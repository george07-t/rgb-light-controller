==> flow/design.v <==
`timescale 1ps / 1ps
module ALU (
    input [7:0] A, B,        
    input Subtract,           
    output [7:0] ALU_Out,     
    output CarryOut           
);
    wire [7:0] add_result, sub_result;  
    wire add_cout, sub_bout;            
    wire [7:0] result_temp;             
    addition8bit adder (
        .A(A), 
        .B(B), 
        .Cin(1'b0),            
        .Sum(add_result),      
        .Cout(add_cout)        
    );
    subtraction8bit subtractor (
        .A(A),
        .B(B),
        .Cin(1'b1),            
        .Diff(sub_result),     
        .Bout(sub_bout)        
    );
    assign result_temp = (Subtract == 1'b0) ? add_result : sub_result;
    assign CarryOut = (Subtract == 1'b0) ? add_cout : sub_bout;
    assign ALU_Out = result_temp;
endmodule
module RGB_processor (
    input clk,s,
    input [7:0] r_in, g_in, b_in,    
    input write_enable_init,         
    output reg [7:0] r_out, g_out, b_out 
);
    reg [7:0] memory_r, memory_g, memory_b; 
    wire [7:0] alu_out_r, alu_out_g, alu_out_b; 
    ALU alu_r (
        .A(memory_r), 
        .B(8'b00001010), 
        .Subtract(s), 
        .ALU_Out(alu_out_r), 
        .CarryOut()
    );
    ALU alu_g (
        .A(memory_g), 
        .B(8'b00001010), 
        .Subtract(s), 
        .ALU_Out(alu_out_g), 
        .CarryOut()
    );
    ALU alu_b (
        .A(memory_b), 
        .B(8'b00001010), 
        .Subtract(s), 
        .ALU_Out(alu_out_b), 
        .CarryOut()
    );
    always @(posedge clk) begin
    memory_r = write_enable_init ? r_in : alu_out_r;
	memory_g = write_enable_init ? g_in : alu_out_g;
	memory_b = write_enable_init ? b_in : alu_out_b;
        r_out <= memory_r;
        g_out <= memory_g;
        b_out <= memory_b;
    end
endmodule
`timescale 1ps / 1ps
module addition8bit (
    input [7:0] A,   
    input [7:0] B,    
    input Cin,        
    output [7:0] Sum, 
    output Cout       
);
    wire C1, C2, C3, C4, C5, C6, C7;
    fulladder FA0 (
        .A(A[0]), .B(B[0]), .Cin(Cin),   
        .Sum(Sum[0]), .Cout(C1)
    );
    fulladder FA1 (
        .A(A[1]), .B(B[1]), .Cin(C1),    
        .Sum(Sum[1]), .Cout(C2)
    );
    fulladder FA2 (
        .A(A[2]), .B(B[2]), .Cin(C2),    
        .Sum(Sum[2]), .Cout(C3)
    );
    fulladder FA3 (
        .A(A[3]), .B(B[3]), .Cin(C3),    
        .Sum(Sum[3]), .Cout(C4)
    );
    fulladder FA4 (
        .A(A[4]), .B(B[4]), .Cin(C4),    
        .Sum(Sum[4]), .Cout(C5)
    );
    fulladder FA5 (
        .A(A[5]), .B(B[5]), .Cin(C5),    
        .Sum(Sum[5]), .Cout(C6)
    );
    fulladder FA6 (
        .A(A[6]), .B(B[6]), .Cin(C6),    
        .Sum(Sum[6]), .Cout(C7)
    );
    fulladder FA7 (
        .A(A[7]), .B(B[7]), .Cin(C7),    
        .Sum(Sum[7]), .Cout(Cout)
    );
endmodule
`timescale 1ps / 1ps
module fulladder (
    input A,        
    input B,        
    input Cin,      
    output Sum,     
    output Cout     
);
    wire sum_ab;     
    assign sum_ab = A ^ B;
    assign Sum = sum_ab ^ Cin;
    assign Cout = (A & B) | (Cin & sum_ab);
endmodule
`timescale 1ps / 1ps
module subtraction8bit (
    input [7:0] A,     
    input [7:0] B,      
    input Cin,          
    output [7:0] Diff,  
    output Bout        
);
    wire C1, C2, C3, C4, C5, C6, C7, C8;
    fulladder FA0 (
        .A(A[0]), .B(~B[0]), .Cin(Cin),    
        .Sum(Diff[0]), .Cout(C1)
    );
    fulladder FA1 (
        .A(A[1]), .B(~B[1]), .Cin(C1),     
        .Sum(Diff[1]), .Cout(C2)
    );
    fulladder FA2 (
        .A(A[2]), .B(~B[2]), .Cin(C2),     
        .Sum(Diff[2]), .Cout(C3)
    );
    fulladder FA3 (
        .A(A[3]), .B(~B[3]), .Cin(C3),     
        .Sum(Diff[3]), .Cout(C4)
    );
    fulladder FA4 (
        .A(A[4]), .B(~B[4]), .Cin(C4),     
        .Sum(Diff[4]), .Cout(C5)
    );
    fulladder FA5 (
        .A(A[5]), .B(~B[5]), .Cin(C5),     
        .Sum(Diff[5]), .Cout(C6)
    );
    fulladder FA6 (
        .A(A[6]), .B(~B[6]), .Cin(C6),     
        .Sum(Diff[6]), .Cout(C7)
    );
    fulladder FA7 (
        .A(A[7]), .B(~B[7]), .Cin(C7),     
        .Sum(Diff[7]), .Cout(C8)
    );
    assign Bout = ~C8;
endmodule
Tool chain data of RGB_processor

The steps from the RTL of RGB_processor to its reports follow in flow order.
Lines are those of the file above, counted from 1.
Operators: Yosys type, input widths -> output width; for muxes data width and select width s.
Cell names lack the library's common part.
A cell with n/a has no value.

Top module: RGB_processor
Clock: clk
Library: sky130hd
Corner: tt_025C_1v80

Word-level counts

Counts by Yosys on the flattened word-level netlist (proc, flatten, opt, wreduce; memories kept). Register bits leave out memories and registers merged into their read ports (data or address). Print and check cells are left out. Cells with the same type and inputs are merged into one.

Equal/unequal tests: 0
Bitwise gates (word level): 102
Mux-type cells: 6
Magnitude comparators: 0
Reduce/logical cells: 0
Shift-type cells: 0
Div/mod/pow operators: 0
$mul: 0
Add/sub/neg operators: 0

Operators by type and width:

| operator    | number |
| $mux 8      | 6 |
| $xor 1x1->1 | 36 |
| $and 1x1->1 | 30 |
| $not 1->1   | 21 |
| $or 1x1->1  | 15 |

Bits in writable memories: 0
Output and inout port bits: 24
ROM bits: 0
Bits in registers: 24
Input port bits: 27
Word width x clocked read ports: 0
Memory cells: 0
Elaborated cells: 114
Bits in latches: 0

Logic depth

Depth = most cells in a row (Yosys ltp): at word level without a register or memory, in the mapped netlist without a sequential cell, where the memories' decode and read muxes count.

Depth in word-level cells: 13
ABC_AREA: 0
Depth in mapped cells: 9
Mapped depth without buffers: 9

Synthesis result

Source: synth_stat.txt of the flow (Yosys; design flattened, memories mapped). It holds for the ABC_AREA given above (unset counts as 0); a run with the other value may have another netlist.

Cells by type:

| cell type | number | area in all (µm²) |
| dfxtp_1   | 21     | 420.403 |
| ha_1      | 24     | 300.288 |
| buf_4     | 25     | 187.68 |
| mux2i_1   | 11     | 110.106 |
| o21ai_0   | 21     | 105.101 |
| inv_1     | 26     | 97.594 |
| edfxtp_1  | 3      | 90.086 |
| nand2_1   | 24     | 90.086 |
| xnor2_1   | 6      | 52.55 |
| mux2_2    | 4      | 45.043 |
| xor2_1    | 3      | 26.275 |
| buf_12    | 1      | 20.019 |
| and2_1    | 3      | 18.768 |
| or2_2     | 3      | 18.768 |
| buf_6     | 1      | 11.261 |
| clkbuf_1  | 3      | 11.261 |
| buf_2     | 1      | 5.005 |

Mapped flip-flops: 24
Sequential area: 510.5 µm²
Standard cells after synthesis: 180
Chip area (Yosys): 1610.3 µm²
Buffers: 31

The figures by module come from a second, unflattened synthesis with its own total; it is not the netlist above.

Cell total of the unflattened synthesis: 164
Area (unflattened synthesis): 2408.6 µm²

Rows give one instance, submodules left out.

By module:

| module          | cells | sequential area (µm²) | area (µm²) | times used |
| fulladder       | 1     | 0.0                   | 20.0       | 48 |
| RGB_processor   | 53    | 480.5                 | 884.6      | 1 |
| ALU             | 12    | 0.0                   | 153.9      | 3 |
| subtraction8bit | 9     | 0.0                   | 33.8       | 3 |
| addition8bit    | 0     | 0.0                   | 0.0        | 3 |

Timing after synthesis

Path of least setup slack by OpenSTA after synthesis, without wires, with an ideal clock, recovery checks aside; 20% of the period is set as input and as output delay. Where synthesis merged equal registers, the netlist keeps one of their names.

Path type: register -> register
Start: register memory_b[1]
End: register memory_b[7]
Time at the first pin: 0 ps
Period: 2390 ps
Data arrival time: 1556 ps
Slack: 706 ps
Buffers on the path: 0
Data required time: 2262 ps
Driving pins on the path: 10
Delay of the path: 1684 ps
Library setup time: 128 ps
Synthesis period reached: 1684 ps

"delay of the path" = arrival - input delay + setup time.
"driving pins on the path": output pins that drive a net of the path, with the launching flip-flop's if there is one; two outputs of one cell count as two.
"synthesis period reached" is the clock period less the worst setup slack; recovery checks do not enter. This is arithmetic on one report: input and output delays are still those of the set period (20% each).
Between the ends stands the longest chain of elaborated cells between them, by number of cells; it is not shown to be the way that was timed. Of several equally long chains one is given.
A line is the first line of the expression or statement that the cell stems from. Yosys adds cells for indexed reads and writes and turns some case tables into memories.

Cell sequence: dfxtp_1 -> or2_2 -> ha_1 -> inv_1 -> ha_1 -> ha_1 -> ha_1 -> mux2i_1 -> xor2_1 -> o21ai_0
Length of the longest elaborated chain: 12
Elaborated cells on any way between the ends: 19
Source lines of those cells: 4
Classes of those cells: mux: 2; logic: 17

RTL lines, path post-synthesis:

| element            | line | RTL |
| start: declaration | 35   | `reg [7:0] memory_r, memory_g, memory_b;` |
| start: assignment  | 61   | `memory_b = write_enable_init ? b_in : alu_out_b;` |
| $and 1x1->1        | 120  | `assign Cout = (A & B) \| (Cin & sum_ab);` |
| $or 1x1->1         | 120  |  |
| $and 1x1->1 x2     | 120  |  |
| $or 1x1->1         | 120  |  |
| $and 1x1->1        | 120  |  |
| $or 1x1->1         | 120  |  |
| $and 1x1->1        | 120  |  |
| $or 1x1->1         | 120  |  |
| $xor 1x1->1        | 119  | `assign Sum = sum_ab ^ Cin;` |
| $mux 8             | 25   | `assign result_temp = (Subtract == 1'b0) ? add_result : sub_result;` |
| $mux 8             | 61   |  |
| end: assignment    | 61   |  |
| end: declaration   | 35   |  |

Worst path after layout

Path of least setup slack in the final report of flow run 2 (OpenROAD, finished layout, wires in). Where an end is a register, its clock arrival counts in the times.
The path's times are printed in steps of 10 ps; the period is the one set.

Path type: register -> register
Start: register memory_r[2]
End: register memory_r[7]
Data required time: 1440 ps
Library setup time: 90 ps
Slack: -430 ps
Period: 1210 ps
Time at the first pin: 320 ps
Driving pins on the path: 10
Buffers on the path: 0
Data arrival time: 1870 ps

Between the ends stands the longest chain of elaborated cells between them, by number of cells; it is not shown to be the way that was timed. Of several equally long chains one is given.

Cell sequence: dfxtp_2 -> or2_4 -> ha_4 -> inv_2 -> ha_4 -> ha_4 -> ha_4 -> mux2i_2 -> xor2_1 -> o21ai_1
Length of the longest elaborated chain: 13
Elaborated cells on any way between the ends: 20
Source lines of those cells: 4
Classes of those cells: mux: 2; logic: 18

RTL lines, path after layout:

| element            | line | RTL |
| start: declaration | 35   | `reg [7:0] memory_r, memory_g, memory_b;` |
| start: assignment  | 59   | `memory_r = write_enable_init ? r_in : alu_out_r;` |
| $not 1->1          | n/a  |  |
| $and 1x1->1        | 120  | `assign Cout = (A & B) \| (Cin & sum_ab);` |
| $or 1x1->1         | 120  |  |
| $and 1x1->1 x2     | 120  |  |
| $or 1x1->1         | 120  |  |
| $and 1x1->1        | 120  |  |
| $or 1x1->1         | 120  |  |
| $and 1x1->1        | 120  |  |
| $or 1x1->1         | 120  |  |
| $xor 1x1->1        | 119  | `assign Sum = sum_ab ^ Cin;` |
| $mux 8             | 25   | `assign result_temp = (Subtract == 1'b0) ? add_result : sub_result;` |
| $mux 8             | 59   |  |
| end: assignment    | 59   |  |
| end: declaration   | 35   |  |

2 stored runs of RGB_processor in the flow (synthesis by Yosys, layout by OpenROAD, sky130hd cells), in arbitrary order. Constraints: input delay and output delay 20% of the set period each, output load 0.01 pF.
"reached clock period" is the run's clock period less its worst setup slack. It is reckoned from that one timing run; input and output delays stay at 20% of the period that was set.
By "time on the worst setup path" is meant the share of the clock period that the worst setup path is allowed (20% is reserved at inputs, 20% at outputs), minus its slack. Clock arrival times at its registers enter into it.
"total power after layout" rests on the timing tool's default activity at the inputs, not on a simulated workload.
"time on the worst setup path" is known to 10 ps.

## Flow run 1

==> flow/run.sh <==
#!/bin/bash
# the make line also repeats the synthesis and layout settings of config.mk as NAME=value (left out here)
make -C /OpenROAD-flow-scripts/flow DESIGN_CONFIG=/design/flow/config.mk WORK_HOME=/design/flow/orfs CLKGATE_MAP_FILE= finish
==> flow/config.mk <==
export PLATFORM = sky130hd
export DESIGN_NAME = RGB_processor
export DESIGN_NICKNAME = RGB_processor
export VERILOG_FILES = /design/flow/design.v
export SDC_FILE = /design/flow/constraint.sdc
export NUM_CORES = 4
export LEC_CHECK = 0
export CAP_MARGIN = 5
export CORE_ASPECT_RATIO = 0.67
export CORE_MARGIN = 2
export CORE_UTILIZATION = 71
export MIN_ROUTING_LAYER = met2
export PLACE_DENSITY_LB_ADDON = 0.08
export SETUP_SLACK_MARGIN = -0.05
export SLEW_MARGIN = 20
==> flow/constraint.sdc <==
create_clock -name core_clock -period 1.66 [get_ports {clk}]
set_input_delay 0.3320 -clock core_clock [delete_from_list [all_inputs] [get_ports {clk}]]
set_output_delay 0.3320 -clock core_clock [all_outputs]
set_load 0.01 [all_outputs]

Flow run 1: stopped before the end: clock tree synthesis reported DPL-0038

## Flow run 2

==> flow/run.sh <==
#!/bin/bash
# the make line also repeats the synthesis and layout settings of config.mk as NAME=value (left out here)
make -C /OpenROAD-flow-scripts/flow DESIGN_CONFIG=/design/flow/config.mk WORK_HOME=/design/flow/orfs CLKGATE_MAP_FILE= finish
==> flow/config.mk <==
export PLATFORM = sky130hd
export DESIGN_NAME = RGB_processor
export DESIGN_NICKNAME = RGB_processor
export VERILOG_FILES = /design/flow/design.v
export SDC_FILE = /design/flow/constraint.sdc
export NUM_CORES = 4
export LEC_CHECK = 0
export ABC_AREA = 0
export CAP_MARGIN = 20
export CELL_PAD_IN_SITES_GLOBAL_PLACEMENT = 0
export CORE_MARGIN = 2
export CORE_UTILIZATION = 47
export GPL_TIMING_DRIVEN = 1
export HOLD_SLACK_MARGIN = 0.03
export MAX_ROUTING_LAYER = met4
export MIN_ROUTING_LAYER = met2
export PLACE_DENSITY_LB_ADDON = 0.23
export SETUP_SLACK_MARGIN = 0.01
export SLEW_MARGIN = 0
==> flow/constraint.sdc <==
create_clock -name core_clock -period 1.21 [get_ports {clk}]
set_input_delay 0.2420 -clock core_clock [delete_from_list [all_inputs] [get_ports {clk}]]
set_output_delay 0.2420 -clock core_clock [all_outputs]
set_load 0.01 [all_outputs]

| result of flow run 2 | value |
|---|---|
| lowest setup slack | -432 ps |
| standard-cell area of the final layout | 2389.8 µm² |
| final worst hold slack | 444 ps |
| area of the synthesized netlist | 1610.3 µm² |
| setup TNS | -3302 ps |
| utilization | 72.2 % |
| time on the worst setup path | 1640 ps |
| worst setup path type | register -> register |
| area inside the die boundary | 3910.6 µm² |
| total power after layout | 3385 µW |
| reached clock period | 1642 ps |
