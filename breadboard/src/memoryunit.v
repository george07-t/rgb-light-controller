==> flow/design.v <==
`timescale 1ps / 1ps
module dflipflop(
    input din, 
    input clk, 
    output reg q, 
    output qBar
);
    initial q = 0;
    always @(posedge clk) begin
        q <= din; 
    end
    assign qBar = ~q;
endmodule
`timescale 1ps / 1ps
module memory8bit (
    input [7:0] data_in,       
    input write_enable,        
    input clk,                
    output [7:0] data_out      
);
    wire [7:0] q;
    wire [7:0] qBar;
    wire [7:0] din;
    assign din[0] = (write_enable & data_in[0]) | (~write_enable & q[0]);
    assign din[1] = (write_enable & data_in[1]) | (~write_enable & q[1]);
    assign din[2] = (write_enable & data_in[2]) | (~write_enable & q[2]);
    assign din[3] = (write_enable & data_in[3]) | (~write_enable & q[3]);
    assign din[4] = (write_enable & data_in[4]) | (~write_enable & q[4]);
    assign din[5] = (write_enable & data_in[5]) | (~write_enable & q[5]);
    assign din[6] = (write_enable & data_in[6]) | (~write_enable & q[6]);
    assign din[7] = (write_enable & data_in[7]) | (~write_enable & q[7]);
    dflipflop dff0 (
        .din(din[0]),
        .clk(clk),
        .q(q[0]),
        .qBar(qBar[0])
    );
    dflipflop dff1 (
        .din(din[1]),
        .clk(clk),
        .q(q[1]),
        .qBar(qBar[1])
    );
    dflipflop dff2 (
        .din(din[2]),
        .clk(clk),
        .q(q[2]),
        .qBar(qBar[2])
    );
    dflipflop dff3 (
        .din(din[3]),
        .clk(clk),
        .q(q[3]),
        .qBar(qBar[3])
    );
    dflipflop dff4 (
        .din(din[4]),
        .clk(clk),
        .q(q[4]),
        .qBar(qBar[4])
    );
    dflipflop dff5 (
        .din(din[5]),
        .clk(clk),
        .q(q[5]),
        .qBar(qBar[5])
    );
    dflipflop dff6 (
        .din(din[6]),
        .clk(clk),
        .q(q[6]),
        .qBar(qBar[6])
    );
    dflipflop dff7 (
        .din(din[7]),
        .clk(clk),
        .q(q[7]),
        .qBar(qBar[7])
    );
    assign data_out = q;
endmodule
`timescale 1ps / 1ps
module memoryunit(
    input [7:0] r_in, g_in, b_in,   
    input write_enable_r,           
    input write_enable_g,           
    input write_enable_b,           
    input clk,                     
    output [7:0] r_out, g_out, b_out 
);
    memory8bit memory_r (
        .data_in(r_in),
        .write_enable(write_enable_r),
        .clk(clk),
        .data_out(r_out)
    );
    memory8bit memory_g (
        .data_in(g_in),
        .write_enable(write_enable_g),
        .clk(clk),
        .data_out(g_out)
    );
    memory8bit memory_b (
        .data_in(b_in),
        .write_enable(write_enable_b),
        .clk(clk),
        .data_out(b_out)
    );
endmodule
Reports on memoryunit
Tool output for the design above, in the order of the flow.
Line numbers count from 1 in the design file above.
Operators: Yosys type, input widths -> output width; for muxes data width and select width s.
Library cell names are shortened.
A cell with -- has no value.

design
  top module = memoryunit
  clock input = clk
  standard-cell library = sky130hd
  corner = tt_025C_1v80

After elaboration
Yosys after proc, flatten, opt, wreduce and memory -nomap, before mapping. Enables and synchronous resets that opt folds into registers are not counted as muxes. Memory bits, and registers merged into a memory's read port (data or address), are not among the register bits. Print and check cells are not counted. Equal cells are merged and count once.

bit counts
  flip-flop bits (word level) = 24
  output and inout bits = 24

operators by class
  bitwise operators = 75

operators by type and width
  cell         number
  $and 1x1->1  48
  $or 1x1->1   24
  $not 1->1    3

Longest topological paths
Depth = most cells in a row (Yosys ltp): at word level without a register or memory, in the mapped netlist without a sequential cell, where the memories' decode and read muxes count.

logic depth
  depth after elaboration = 3
  ABC_AREA = 0
  mapped depth = 1
  gate-level depth less buffers = 0

Synthesis result
The flow's flattened synthesis, as Yosys stat reports it; memories are mapped. The netlist is that of the ABC_AREA named above (0 if unset); the other value can give another one.

cells by type
  type      number
  edfxtp_1  24
  buf_4     24

mapped netlist
  synthesis area = 900.9 um2
  cells in the netlist = 48
  sequential part of the area = 720.7 um2
  buffer cells = 24
  flip-flops = 24

The figures by module come from a second, unflattened synthesis with its own total; it is not the netlist above.

second synthesis, totals
  cell total of the unflattened synthesis = 75
  area (unflattened synthesis) = 964.7 um2

Rows give one instance, submodules left out.

modules
  module      times used  cells  area (um2)
  dflipflop   24          2      23.8
  memory8bit  3           9      131.4
  memoryunit  1           0      0.0

Worst setup path after synthesis
OpenSTA on the mapped netlist: ideal clock, no wires. The path of least setup slack (recovery checks aside). Input and output delay are each 20% of the period. Register names are those of the netlist, which keeps one name where synthesis merged equal registers.

timing after synthesis
  path kind = register -> output
  start = reg (no name shown)
  end = out b_out[0]
  slack = 0.122 ns
  period = 0.747 ns
  buffers on the path = 1
  external output delay = 0.149 ns
  delay of the path = 0.476 ns
  arrival time = 0.476 ns
  stages = 2
  data required time = 0.598 ns
  synthesis period reached = 0.625 ns

"delay of the path" is the arrival time less input delay plus setup time.
A path that ends at an output port has no setup time.
"stages" counts driving pins, that of a launching flip-flop among them; a cell with two outputs on the path counts twice.
"synthesis period reached" is the clock period less the worst setup slack; recovery checks do not enter. This is arithmetic on one report: input and output delays are still those of the set period (20% each).

on the way, after synthesis
  cell sequence = edfxtp_1 > buf_4

RTL lines, path after synthesis
  element        RTL line  text
  end, declared  89        output [7:0] r_out, g_out, b_out

No chain of elaborated cells between the ends is given.

Path in the finished layout
Path of least setup slack in the final report of run 2 (OpenROAD, finished layout, wires in). Where an end is a register, its clock arrival counts in the times.

timing after layout
  path kind = register -> output
  start = reg (no name shown)
  end = out r_out[2]
  stages = 2
  slack = -0.33 ns
  data required time = 0.51 ns
  external output delay = 0.13 ns
  arrival time = 0.83 ns
  buffers on the path = 1
  period = 0.632 ns

on the way, after layout
  cell sequence = edfxtp_1 > buf_2

RTL lines, path after layout
  element        RTL line  text
  end, declared  89        output [7:0] r_out, g_out, b_out

No chain of elaborated cells between the ends is given.

Settings and measured results of 2 stored flow runs for module memoryunit (sky130hd), not sorted in any way. The constraints put input and output delay at 20% of the set period each and load the outputs with 0.01 pF.
"achieved clock period" is the run's clock period less its worst setup slack. It is reckoned from that one timing run; input and output delays stay at 20% of the period that was set.
By "worst setup path time" is meant the share of the clock period that the worst setup path is allowed (20% is reserved at inputs, 20% at outputs), minus its slack. Clock arrival times at its registers enter into it.
"power" rests on the timing tool's default activity at the inputs, not on a simulated workload.

Run 1
==> flow/run.sh <==
#!/bin/bash
# the make line also repeats the synthesis and layout settings of config.mk as NAME=value (left out here)
make -C /OpenROAD-flow-scripts/flow DESIGN_CONFIG=/design/flow/config.mk WORK_HOME=/design/flow/orfs CLKGATE_MAP_FILE= finish
==> flow/config.mk <==
export PLATFORM = sky130hd
export DESIGN_NAME = memoryunit
export DESIGN_NICKNAME = memoryunit
export VERILOG_FILES = /design/flow/design.v
export SDC_FILE = /design/flow/constraint.sdc
export NUM_CORES = 4
export LEC_CHECK = 0
export CAP_MARGIN = 20
export CORE_MARGIN = 2
export CORE_UTILIZATION = 61
export CTS_CLUSTER_SIZE = 33
export GPL_ROUTABILITY_DRIVEN = 1
export MAX_ROUTING_LAYER = met4
export PLACE_DENSITY = 0.72
export SETUP_SLACK_MARGIN = 0.02
export SLEW_MARGIN = 20
export TNS_END_PERCENT = 95
==> flow/constraint.sdc <==
create_clock -name core_clock -period 0.418 [get_ports {clk}]
set_input_delay 0.0836 -clock core_clock [delete_from_list [all_inputs] [get_ports {clk}]]
set_output_delay 0.0836 -clock core_clock [all_outputs]
set_load 0.01 [all_outputs]

==> results of run 1 <==
did not finish, placement stopped with a tool error

Run 2
==> flow/run.sh <==
#!/bin/bash
# the make line also repeats the synthesis and layout settings of config.mk as NAME=value (left out here)
make -C /OpenROAD-flow-scripts/flow DESIGN_CONFIG=/design/flow/config.mk WORK_HOME=/design/flow/orfs CLKGATE_MAP_FILE= finish
==> flow/config.mk <==
export PLATFORM = sky130hd
export DESIGN_NAME = memoryunit
export DESIGN_NICKNAME = memoryunit
export VERILOG_FILES = /design/flow/design.v
export SDC_FILE = /design/flow/constraint.sdc
export NUM_CORES = 4
export LEC_CHECK = 0
export CAP_MARGIN = 20
export CELL_PAD_IN_SITES_DETAIL_PLACEMENT = 1
export CELL_PAD_IN_SITES_GLOBAL_PLACEMENT = 0
export CORE_MARGIN = 7
export CORE_UTILIZATION = 27
export CTS_CLUSTER_SIZE = 26
export GPL_TIMING_DRIVEN = 1
export MIN_ROUTING_LAYER = met2
export PLACE_DENSITY_LB_ADDON = 0.3
export SETUP_SLACK_MARGIN = 0.05
export SLEW_MARGIN = 15
==> flow/constraint.sdc <==
create_clock -name core_clock -period 0.632 [get_ports {clk}]
set_input_delay 0.1264 -clock core_clock [delete_from_list [all_inputs] [get_ports {clk}]]
set_output_delay 0.1264 -clock core_clock [all_outputs]
set_load 0.01 [all_outputs]

==> results of run 2 <==
chip area after synthesis (Yosys): 900.9 um2
die area: 5,149.5 um2
standard-cell area of the final layout: 1,241.2 um2
utilization: 0.4
worst setup slack after layout: -0.329 ns
worst hold slack: 0.299 ns
power: 2,933 µW
achieved clock period: 0.961 ns
worst setup path time: 0.83 ns
worst setup path kind: register -> output
