==> flow/design.v <==
`timescale 1ps / 1ps
module control_logic (
    input wire clk,           
    input wire reset,         
    input wire on,            
    input wire [3:0] a,        
    input wire pwm,           
    input wire [7:0] mr,      
    input wire [7:0] mg,      
    input wire [7:0] mb,        
    output reg [7:0] outr,     
    output reg [7:0] outg,    
    output reg [7:0] outb     
);
    parameter OFF = 4'b0000;
    parameter ON = 4'b0001;
    parameter BRIGHTNESS_UP = 4'b0010;
    parameter BRIGHTNESS_DOWN = 4'b0011;
    parameter COLOR_RED = 4'b0100;
    parameter COLOR_GREEN = 4'b0101;
    parameter COLOR_BLUE = 4'b0110;
    parameter FADE_IN = 4'b0111;
    parameter FADE_OUT = 4'b1000;
    parameter BLINKING = 4'b1001;
    reg [3:0] current_state;
    reg [3:0] next_state;
    always @(posedge clk or posedge reset) begin
        if (reset)
            current_state <= OFF;   
        else
            current_state <= next_state;
    end
    always @(*) begin
        next_state = current_state;
        case (current_state)
            OFF: next_state = (on) ? ON : OFF;    
            ON: next_state = (a == 4'b0011) ? BRIGHTNESS_UP : 
                             (a == 4'b0100) ? BRIGHTNESS_DOWN : 
                             (a == 4'b0101) ? COLOR_RED : 
                             (a == 4'b0110) ? COLOR_GREEN : 
                             (a == 4'b0111) ? COLOR_BLUE : 
                             (a == 4'b1000) ? FADE_IN : 
                             (a == 4'b1001) ? FADE_OUT : 
                             (a == 4'b1010) ? BLINKING : 
                             ON;   
            BRIGHTNESS_UP: next_state = (a == 4'b0011) ? BRIGHTNESS_UP : ON;
            BRIGHTNESS_DOWN: next_state = (a == 4'b0100) ? BRIGHTNESS_DOWN : ON;
            COLOR_RED: next_state = (a == 4'b0101) ? COLOR_RED : ON;
            COLOR_GREEN: next_state = (a == 4'b0110) ? COLOR_GREEN : ON;
            COLOR_BLUE: next_state = (a == 4'b0111) ? COLOR_BLUE : ON;
            FADE_IN: next_state = (a == 4'b1000) ? FADE_IN : ON;
            FADE_OUT: next_state = (a == 4'b1001) ? FADE_OUT : ON;
            BLINKING: next_state = (a == 4'b1010) ? BLINKING : ON;
            default: next_state = OFF;  
        endcase
    end
    always @(*) begin
        outr = 0;
        outg = 0;
        outb = 0;
        case (current_state)
            BRIGHTNESS_UP: begin
                outr = (outr < 8'hFF) ? outr + 1 : outr;
                outg = (outg < 8'hFF) ? outg + 1 : outg;
                outb = (outb < 8'hFF) ? outb + 1 : outb;
            end
            BRIGHTNESS_DOWN: begin
                outr = (outr > 8'h00) ? outr - 1 : outr;
                outg = (outg > 8'h00) ? outg - 1 : outg;
                outb = (outb > 8'h00) ? outb - 1 : outb;
            end
            COLOR_RED: begin
                outr = mr;   
                outg = 8'h00;  
                outb = 8'h00;  
            end
            COLOR_GREEN: begin
                outr = 8'h00;  
                outg = mg;   
                outb = 8'h00;  
            end
            COLOR_BLUE: begin
                outr = 8'h00;  
                outg = 8'h00;  
                outb = mb;   
            end
            FADE_IN: begin
                outr = (outr < 8'hFF) ? outr + 1 : outr;
                outg = (outg < 8'hFF) ? outg + 1 : outg;
                outb = (outb < 8'hFF) ? outb + 1 : outb;
            end
            FADE_OUT: begin
                outr = (outr > 8'h00) ? outr - 1 : outr;
                outg = (outg > 8'h00) ? outg - 1 : outg;
                outb = (outb > 8'h00) ? outb - 1 : outb;
            end
            BLINKING: begin
                outr = pwm ? 8'hFF : 8'h00;
                outg = pwm ? 8'hFF : 8'h00;
                outb = pwm ? 8'hFF : 8'h00;
            end
            default: begin
                outr = 8'h00;
                outg = 8'h00;
                outb = 8'h00;
            end
        endcase
    end
endmodule
Tool chain data of control_logic
What the tools print for control_logic, step after step.
Lines are those of the file above, counted from 1.
Operators carry their Yosys type and port widths (W data, S select, Z words).
Library cell names are shortened.
The mark -- stands for no value.
- design top: control_logic
- clock: clk
- library: sky130hd
- timing corner: tt_025C_1v80

Word-level counts
Source: Yosys, flattened and elaborated, memories not mapped. Widths are those after wreduce; folded enables and synchronous resets count as part of the registers. Registers that Yosys merges into a memory's read port (data or address) are not register bits. Print and check cells do not count. Equal cells are merged and count once.
- register bits at 4
- noted bits in latches: 0
- RAM bits: 0
- noted bits in read-only memories: 0
- word width x clocked read ports at 0
- memory cells: 0
- input port bits at 32
- noted output and inout bits: 24
- word-level cells at 41
- add/subtract/negate cells: 0
- noted $mul: 0
- divide/modulo/power cells: 0
- magnitude comparators: 0
- equal/unequal tests at 17
- shift operators at 0
- noted mux-type cells: 21
- noted bitwise operators: 0
- reductions and logical operators: 2
- operators with widths (operator ; count):
    $pmux W8 S3 ; 3
    $pmux W4 S10 ; 1
    $mux W4 ; 9
    $eq A4 B3 Y1 const B ; 8
    $eq A4 B4 Y1 const B ; 5
    $eq A4 B2 Y1 const B ; 3
    $mux W3 ; 4
    $mux W8 ; 1
    $eq A4 B1 Y1 const B ; 1
    $logic_not A4 Y1 ; 1
    $mux W2 ; 2
    $reduce_or A2 Y1 ; 1
    $mux W1 ; 1

Longest topological paths
Longest topological path by Yosys (ltp), each cell counted once; first at word level (registers and memories cut), then after technology mapping (sequential cells cut; the memories' decode and read muxes count).
- depth after elaboration at 10
- ABC_AREA at 0
- gate-level depth with buffers: 5
- mapped depth without buffers at 4

Mapped cells and area
Yosys stat after the flow's synthesis: flattened, memories mapped to cells. It holds for the ABC_AREA given above (unset counts as 0); a run with the other value may have another netlist.
- cells by type (cell type ; count ; area in all (um^2)):
    dfrtp_1 ; 9 ; 225.216
    nand2_1 ; 50 ; 187.68
    nor2_1 ; 9 ; 33.782
    dfstp_2 ; 1 ; 26.275
    nor4_1 ; 4 ; 25.024
    buf_6 ; 2 ; 22.522
    clkbuf_1 ; 6 ; 22.522
    nor3_1 ; 4 ; 20.019
    nand2b_1 ; 3 ; 18.768
    nand2_4 ; 1 ; 11.261
    nand4bb_1 ; 1 ; 11.261
    a21oi_1 ; 2 ; 10.01
    o21ai_1 ; 2 ; 10.01
    a2bb2oi_1 ; 1 ; 8.758
    o21a_2 ; 1 ; 8.758
    o32ai_1 ; 1 ; 8.758
    xor2_1 ; 1 ; 8.758
    a211oi_1 ; 1 ; 7.507
Not listed: further types 8, cells in them 8.
- standard cells after synthesis: 107
- noted chip area (Yosys): 719.4 um^2
- noted sequential area: 251.5 um^2
- noted mapped flip-flops: 10
- buffer cells: 8

Timing after synthesis
Path of least setup slack by OpenSTA after synthesis, without wires, with an ideal clock, recovery checks aside; 20% of the period is set as input and as output delay. Where synthesis merged equal registers, the netlist keeps one of their names.
- path type: register to output
- start point: register current_state
- end point: output port outb[2]
- period: 1.39 ns
- noted output delay: 0.278 ns
- launch time at the first pin at 0.000 ns
- data arrival time at 0.874 ns
- required time: 1.112 ns
- slack at 0.238 ns
- noted path delay: 0.874 ns
- stages: 4
- path buffers at 1
- period reached after synthesis: 1.152 ns
"path delay" is the arrival time less input delay plus setup time.
At an output port there is no setup time.
"stages" counts driving pins, that of a launching flip-flop among them; a cell with two outputs on the path counts twice.
"period reached after synthesis" is the clock period less the worst setup slack; recovery checks do not enter. This is arithmetic on one report: input and output delays are still those of the set period (20% each).
An end named without its bit number is one bit of that signal or, where synthesis recoded a state register, one of its new flip-flops.
The rows between start and end are the longest chain of elaborated cells between them; the timing report does not say that the signal goes this way. Where chains are equally long, one stands for them.
Each line given opens the expression or statement behind the cell; cells for indexed reads and writes are added by Yosys, which also makes memories of some case tables.
- cells stage by stage: dfrtp_1 > nand2_1 > clkbuf_1 > nand2_1
- cells in the longest elaborated chain at 3
- noted elaborated cells on any way between the ends: 6
- those cells by class: 4 x eq/ne; 1 x mux; 1 x reduce/logical
- ends and longest elaborated chain, after synthesis (item ; line ; text):
    start: declaration ; 25 ; reg [3:0] current_state;
    start: assignment ; 29 ; current_state <= OFF;
    start: assignment ; 31 ; current_state <= next_state;
    $eq A4 B3 Y1 ; 61 ; case (current_state)
    $reduce_or A2 Y1 ; -- ;
    $pmux W8 S3 ; 61 ;
    end: declaration ; 13 ; output reg [7:0] outb

Settings of 2 stored flow runs for module control_logic (sky130hd), not sorted in any way. The constraints put input and output delay at 20% of the set period each and load the outputs with 0.01 pF.

Flow run A

==> flow/run.sh <==
#!/bin/bash
# the make line also repeats the synthesis and layout settings of config.mk as NAME=value (left out here)
make -C /OpenROAD-flow-scripts/flow DESIGN_CONFIG=/design/flow/config.mk WORK_HOME=/design/flow/orfs CLKGATE_MAP_FILE= finish
==> flow/config.mk <==
export PLATFORM = sky130hd
export DESIGN_NAME = control_logic
export DESIGN_NICKNAME = control_logic
export VERILOG_FILES = /design/flow/design.v
export SDC_FILE = /design/flow/constraint.sdc
export NUM_CORES = 4
export LEC_CHECK = 0
export CAP_MARGIN = 20
export CORE_ASPECT_RATIO = 1.95
export CORE_MARGIN = 4
export CORE_UTILIZATION = 43
export HOLD_SLACK_MARGIN = 0.04
export MAX_ROUTING_LAYER = met5
export MIN_ROUTING_LAYER = met1
export SETUP_SLACK_MARGIN = 0.14
export SLEW_MARGIN = 20
==> flow/constraint.sdc <==
create_clock -name core_clock -period 1.09 [get_ports {clk}]
set_input_delay 0.2180 -clock core_clock [delete_from_list [all_inputs] [get_ports {clk}]]
set_output_delay 0.2180 -clock core_clock [all_outputs]
set_load 0.01 [all_outputs]

Flow run A: incomplete, clock tree synthesis halted on DPL-0038.

Flow run B

==> flow/run.sh <==
#!/bin/bash
# the make line also repeats the synthesis and layout settings of config.mk as NAME=value (left out here)
make -C /OpenROAD-flow-scripts/flow DESIGN_CONFIG=/design/flow/config.mk WORK_HOME=/design/flow/orfs CLKGATE_MAP_FILE= finish
==> flow/config.mk <==
export PLATFORM = sky130hd
export DESIGN_NAME = control_logic
export DESIGN_NICKNAME = control_logic
export VERILOG_FILES = /design/flow/design.v
export SDC_FILE = /design/flow/constraint.sdc
export NUM_CORES = 4
export LEC_CHECK = 0
export CAP_MARGIN = 20
export CORE_MARGIN = 2
export CORE_UTILIZATION = 40
export SLEW_MARGIN = 20
==> flow/constraint.sdc <==
create_clock -name core_clock -period 0.765 [get_ports {clk}]
set_input_delay 0.1530 -clock core_clock [delete_from_list [all_inputs] [get_ports {clk}]]
set_output_delay 0.1530 -clock core_clock [all_outputs]
set_load 0.01 [all_outputs]

Flow run B: incomplete, clock tree synthesis halted on DPL-0038.
